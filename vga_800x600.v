==> flow/design.v <==
`timescale 1ns / 1ps
module vga_800x600(input wire clk,
input wire clr,
output reg hsync,
output reg vsync,
output reg [10:0] PixelX,
output reg [10:0] PixelY,
output reg vidon
    );
parameter TotalHorizontalPixels = 11'd1040;
parameter HorizontalSyncWidth = 11'd120;
parameter VerticalSyncWidth = 11'd6;
parameter TotalVerticalLines = 11'd666;
parameter HorizontalBackPorchTime = 11'd184 ;
parameter HorizontalFrontPorchTime = 11'd984 ;
parameter VerticalBackPorchTime = 11'd43 ;
parameter VerticalFrontPorchTime = 11'd643;
reg VerticalSyncEnable;
reg [10:0] HorizontalCounter;
reg [10:0] VerticalCounter;
always @(posedge clk)
begin
	if(clr == 1)
		HorizontalCounter <= 0;
	else
		begin
			if(HorizontalCounter == TotalHorizontalPixels - 1)
				begin  
					HorizontalCounter<=0;
					VerticalSyncEnable <= 1;
				end
			else
				begin 
					HorizontalCounter<=HorizontalCounter+1; 
					VerticalSyncEnable <=0;
				end
		end
end
always @(*)
begin
	if((HorizontalCounter<HorizontalSyncWidth))
		hsync = 1;
	else
		hsync = 0;
end
always @(posedge clk)
begin
	if(clr == 1)
		VerticalCounter<=0;
	else
	begin
		if(VerticalSyncEnable == 1)
			begin
				if(VerticalCounter==TotalVerticalLines-1)
					VerticalCounter<=0;
				else
					VerticalCounter<=VerticalCounter+1;
			end
	end
end
always @(*)
begin
	if(VerticalCounter < VerticalSyncWidth)
		vsync = 1;
	else
		vsync = 0;
end
always @(posedge clk)
begin
	if((HorizontalCounter<HorizontalFrontPorchTime) && (HorizontalCounter>HorizontalBackPorchTime) && (VerticalCounter<VerticalFrontPorchTime) && (VerticalCounter>VerticalBackPorchTime))
		begin
			vidon <= 1;
			PixelX<= HorizontalCounter - HorizontalBackPorchTime;
			PixelY<= VerticalCounter - VerticalBackPorchTime;
		end
	else
		begin
			vidon <= 0;
			PixelX<=0;
			PixelY<=0;
		end
end
endmodule
### Step by step through the tools: vga_800x600

What the tools print for vga_800x600, step after step.
Line numbers count from 1 in the design file above.
Not given: n/a

| inputs | value |
|---|---|
| top | vga_800x600 |
| clock input | clk |
| cell library | sky130hd |
| library corner | tt_025C_1v80 |

### Word level

Yosys after proc, flatten, opt, wreduce and memory -nomap, before mapping. Enables and synchronous resets that opt folds into registers are not counted as muxes. Memory bits, and registers merged into a memory's read port (data or address), are not among the register bits. Print and check cells are not counted. Equal cells are merged and count once.

| word-level totals | value |
|---|---|
| register bits after elaboration | 46 |
| output and inout bits | 25 |
| input bits | 2 |

| cells by class | value |
|---|---|
| reduce/logical cells | 4 |
| multiplexer cells | 5 |
| add/subtract/negate cells | 4 |
| eq/ne operators | 2 |
| magnitude comparators | 6 |

Operators with widths:

| cell | count |
|---|---|
| adder 11 x 1 -> 11 bit with constant B | 2 |
| < comparator 11 x 10 -> 1 bit with constant B | 2 |
| equality test 11 x 10 -> 1 bit with constant B | 1 |
| equality test 11 bit with constant B | 1 |
| < comparator 11 x 3 -> 1 bit with constant B | 1 |
| subtractor 11 x 6 -> 11 bit with constant B | 1 |
| > comparator 11 x 6 -> 1 bit with constant B | 1 |
| < comparator 11 x 7 -> 1 bit with constant B | 1 |
| subtractor 11 x 8 -> 11 bit with constant B | 1 |
| > comparator 11 x 8 -> 1 bit with constant B | 1 |
| two-way mux 11 bit | 1 |
| two-way mux 1 bit | 4 |
| logical AND 1 bit | 3 |
| OR reduction 2 bit | 1 |

### Depth

Longest topological path by Yosys (ltp), each cell counted once; first at word level (registers and memories cut), then after technology mapping (sequential cells cut; the memories' decode and read muxes count).

| logic depth | value |
|---|---|
| depth in word-level cells | 5 |
| ABC_AREA | 0 |
| gate-level depth with buffers | 7 |
| depth with buffers taken out | 6 |

### Mapped cells and area

Yosys stat after the flow's synthesis: flattened, memories mapped to cells. It holds for the ABC_AREA given above (unset counts as 0); a run with the other value may have another netlist.
Totals and module areas in this step are rounded.

Cell types:

| type | count | total area (um^2) |
|---|---|---|
| sky130_fd_sc_hd__dfxtp_1 | 45 | 900.864 |
| sky130_fd_sc_hd__nor4_2 | 18 | 225.216 |
| sky130_fd_sc_hd__xnor2_1 | 20 | 175.168 |
| sky130_fd_sc_hd__nor2_1 | 28 | 105.101 |
| sky130_fd_sc_hd__xor2_1 | 12 | 105.101 |
| sky130_fd_sc_hd__ha_1 | 5 | 62.56 |
| sky130_fd_sc_hd__nand4_1 | 9 | 56.304 |
| sky130_fd_sc_hd__nor3_1 | 11 | 55.053 |
| sky130_fd_sc_hd__a2111oi_2 | 3 | 45.043 |
| sky130_fd_sc_hd__nand2_1 | 11 | 41.29 |
| sky130_fd_sc_hd__buf_2 | 8 | 40.038 |
| sky130_fd_sc_hd__buf_6 | 3 | 33.782 |
| sky130_fd_sc_hd__clkbuf_1 | 9 | 33.782 |
| sky130_fd_sc_hd__edfxtp_1 | 1 | 30.029 |
| sky130_fd_sc_hd__nand3_1 | 6 | 30.029 |
| sky130_fd_sc_hd__inv_1 | 7 | 26.275 |
| sky130_fd_sc_hd__a21oi_1 | 5 | 25.024 |
| sky130_fd_sc_hd__o211ai_4 | 1 | 21.27 |

Other cell types: 27; their cells: 32.

| mapped netlist | value |
|---|---|
| area of sequential cells | 930 um^2 |
| flip-flop cells | 46 |
| mapped area | 2300 um^2 |
| cells in the netlist | 234 |
| buffer cells | 21 |

### Path before layout

Source: OpenSTA report_checks on the synthesized netlist (no wires, ideal clock, input and output delay 20% of the period each), path of least setup slack; recovery checks are left aside. Register names are those of the netlist, which keeps one name where synthesis merged equal registers.

| timing post-synthesis | value |
|---|---|
| kind | register -> output |
| start point | reg VerticalCounter[4] |
| end point | out vsync |
| delay of the path | 1639 ps |
| period | 2490 ps |
| stages | 4 |
| data required time | 1992 ps |
| setup slack | 353 ps |
| launch time at the first pin | 0 ps |
| data arrival time | 1639 ps |
| period reached after synthesis | 2137 ps |

"delay of the path" = arrival - input delay + setup time.
At an output port there is no setup time.
"stages": output pins that drive a net of the path, with the launching flip-flop's if there is one; two outputs of one cell count as two.
"period reached after synthesis" is the clock period less the worst setup slack; recovery checks do not enter. This is arithmetic on one report: input and output delays are still those of the set period (20% each).
The rows between start and end are the longest chain of elaborated cells between them; the timing report does not say that the signal goes this way. Where chains are equally long, one stands for them.
Each line given opens the expression or statement behind the cell; cells for indexed reads and writes are added by Yosys, which also makes memories of some case tables.
At most two assigning lines are given for a register; there are more.

| on the way, post-synthesis | value |
|---|---|
| cells stage by stage | sky130_fd_sc_hd__dfxtp_1 sky130_fd_sc_hd__buf_6 sky130_fd_sc_hd__or4_4 sky130_fd_sc_hd__a2111oi_0 |
| cells in the longest elaborated chain | 2 |

RTL lines, path post-synthesis:

| item | line | text |
|---|---|---|
| from (decl) | 20 | `reg [10:0] VerticalCounter;` |
| from (assign) | 49 | `VerticalCounter<=0;` |
| from (assign) | 57 | `VerticalCounter<=VerticalCounter+1;` |
| < comparator 11 x 3 -> 1 bit | 63 | `if(VerticalCounter < VerticalSyncWidth)` |
| two-way mux 1 bit | 63 |  |
| to (decl) | 5 | `output reg vsync,` |

### Timing after layout

Path of least setup slack in the final report of record 1 (OpenROAD, finished layout, wires in). Where an end is a register, its clock arrival counts in the times.
The report prints the path's times to 10 ps; the period is as set.

| timing post-layout | value |
|---|---|
| kind | register -> output |
| start point | reg VerticalCounter[4] |
| end point | out vsync |
| data arrival time | 1660 ps |
| stages | 4 |
| data required time | 1890 ps |
| period | 2360 ps |
| setup slack | 230 ps |
| launch time at the first pin | 300 ps |

The rows between start and end are the longest chain of elaborated cells between them; the timing report does not say that the signal goes this way. Where chains are equally long, one stands for them.
At most two assigning lines are given for a register; there are more.

| on the way, post-layout | value |
|---|---|
| cells stage by stage | sky130_fd_sc_hd__dfxtp_1 sky130_fd_sc_hd__or4_4 sky130_fd_sc_hd__a2111oi_2 sky130_fd_sc_hd__clkbuf_2 |
| cells in the longest elaborated chain | 2 |

RTL lines, path post-layout:

| item | line | text |
|---|---|---|
| from (decl) | 20 | `reg [10:0] VerticalCounter;` |
| from (assign) | 49 | `VerticalCounter<=0;` |
| from (assign) | 57 | `VerticalCounter<=VerticalCounter+1;` |
| < comparator 11 x 3 -> 1 bit | 63 | `if(VerticalCounter < VerticalSyncWidth)` |
| two-way mux 1 bit | 63 |  |
| to (decl) | 5 | `output reg vsync,` |

# Flow runs of vga_800x600

2 stored runs of vga_800x600 in the flow (synthesis by Yosys, layout by OpenROAD, sky130hd cells), in arbitrary order. Constraints: input delay and output delay 20% of the set period each, output load 0.01 pF.
By "clock period achieved" is meant the clock period of the run minus its worst setup slack. This is arithmetic on one report: input and output delays are still those of the set period (20% each).
"worst setup path time" is the time allowed to the run's worst setup path (the clock period less input and output delay, where it has them) less its slack. Clock arrival times count: a late capture clock shortens it, a late launch clock lengthens it.
"worst setup path time" is given in steps of 10 ps.
Measured values are rounded.
A setting shown as - is not set for that run.
A result given as - is not shown for that run.

| run name | period_ns | SETUP_SLACK_MARGIN | CAP_MARGIN | CORE_MARGIN | CORE_UTILIZATION | SLEW_MARGIN | PLACE_DENSITY_LB_ADDON | CELL_PAD_IN_SITES_GLOBAL_PLACEMENT | CTS_CLUSTER_DIAMETER | MIN_ROUTING_LAYER | netlist area reported by Yosys (um^2) | die size (um^2) | standard-cell area after routing (um^2) | setup slack of the critical path (ps) | final setup TNS (ps) | worst-case hold slack (ps) | clock period achieved (ps) | worst setup path time (ps) | critical path kind |
|---|---|---|---|---|---|---|---|---|---|---|---|---|---|---|---|---|---|---|---|
| record 1 | 2.36 | 0.1 | 20 | 2 | 40 | 20 | - | - | - | - | 2300 | 6300 | 2800 | 230 | 0 | 490 | 2133 | 1660 | register -> output |
| record 2 | 2.25 | - | 30 | 5 | 56 | 20 | 0.02 | 3 | 168 | met1 | - | - | - | - | - | - | - | - | - |

Record 2: not finished: placement ended with error FLW-0024
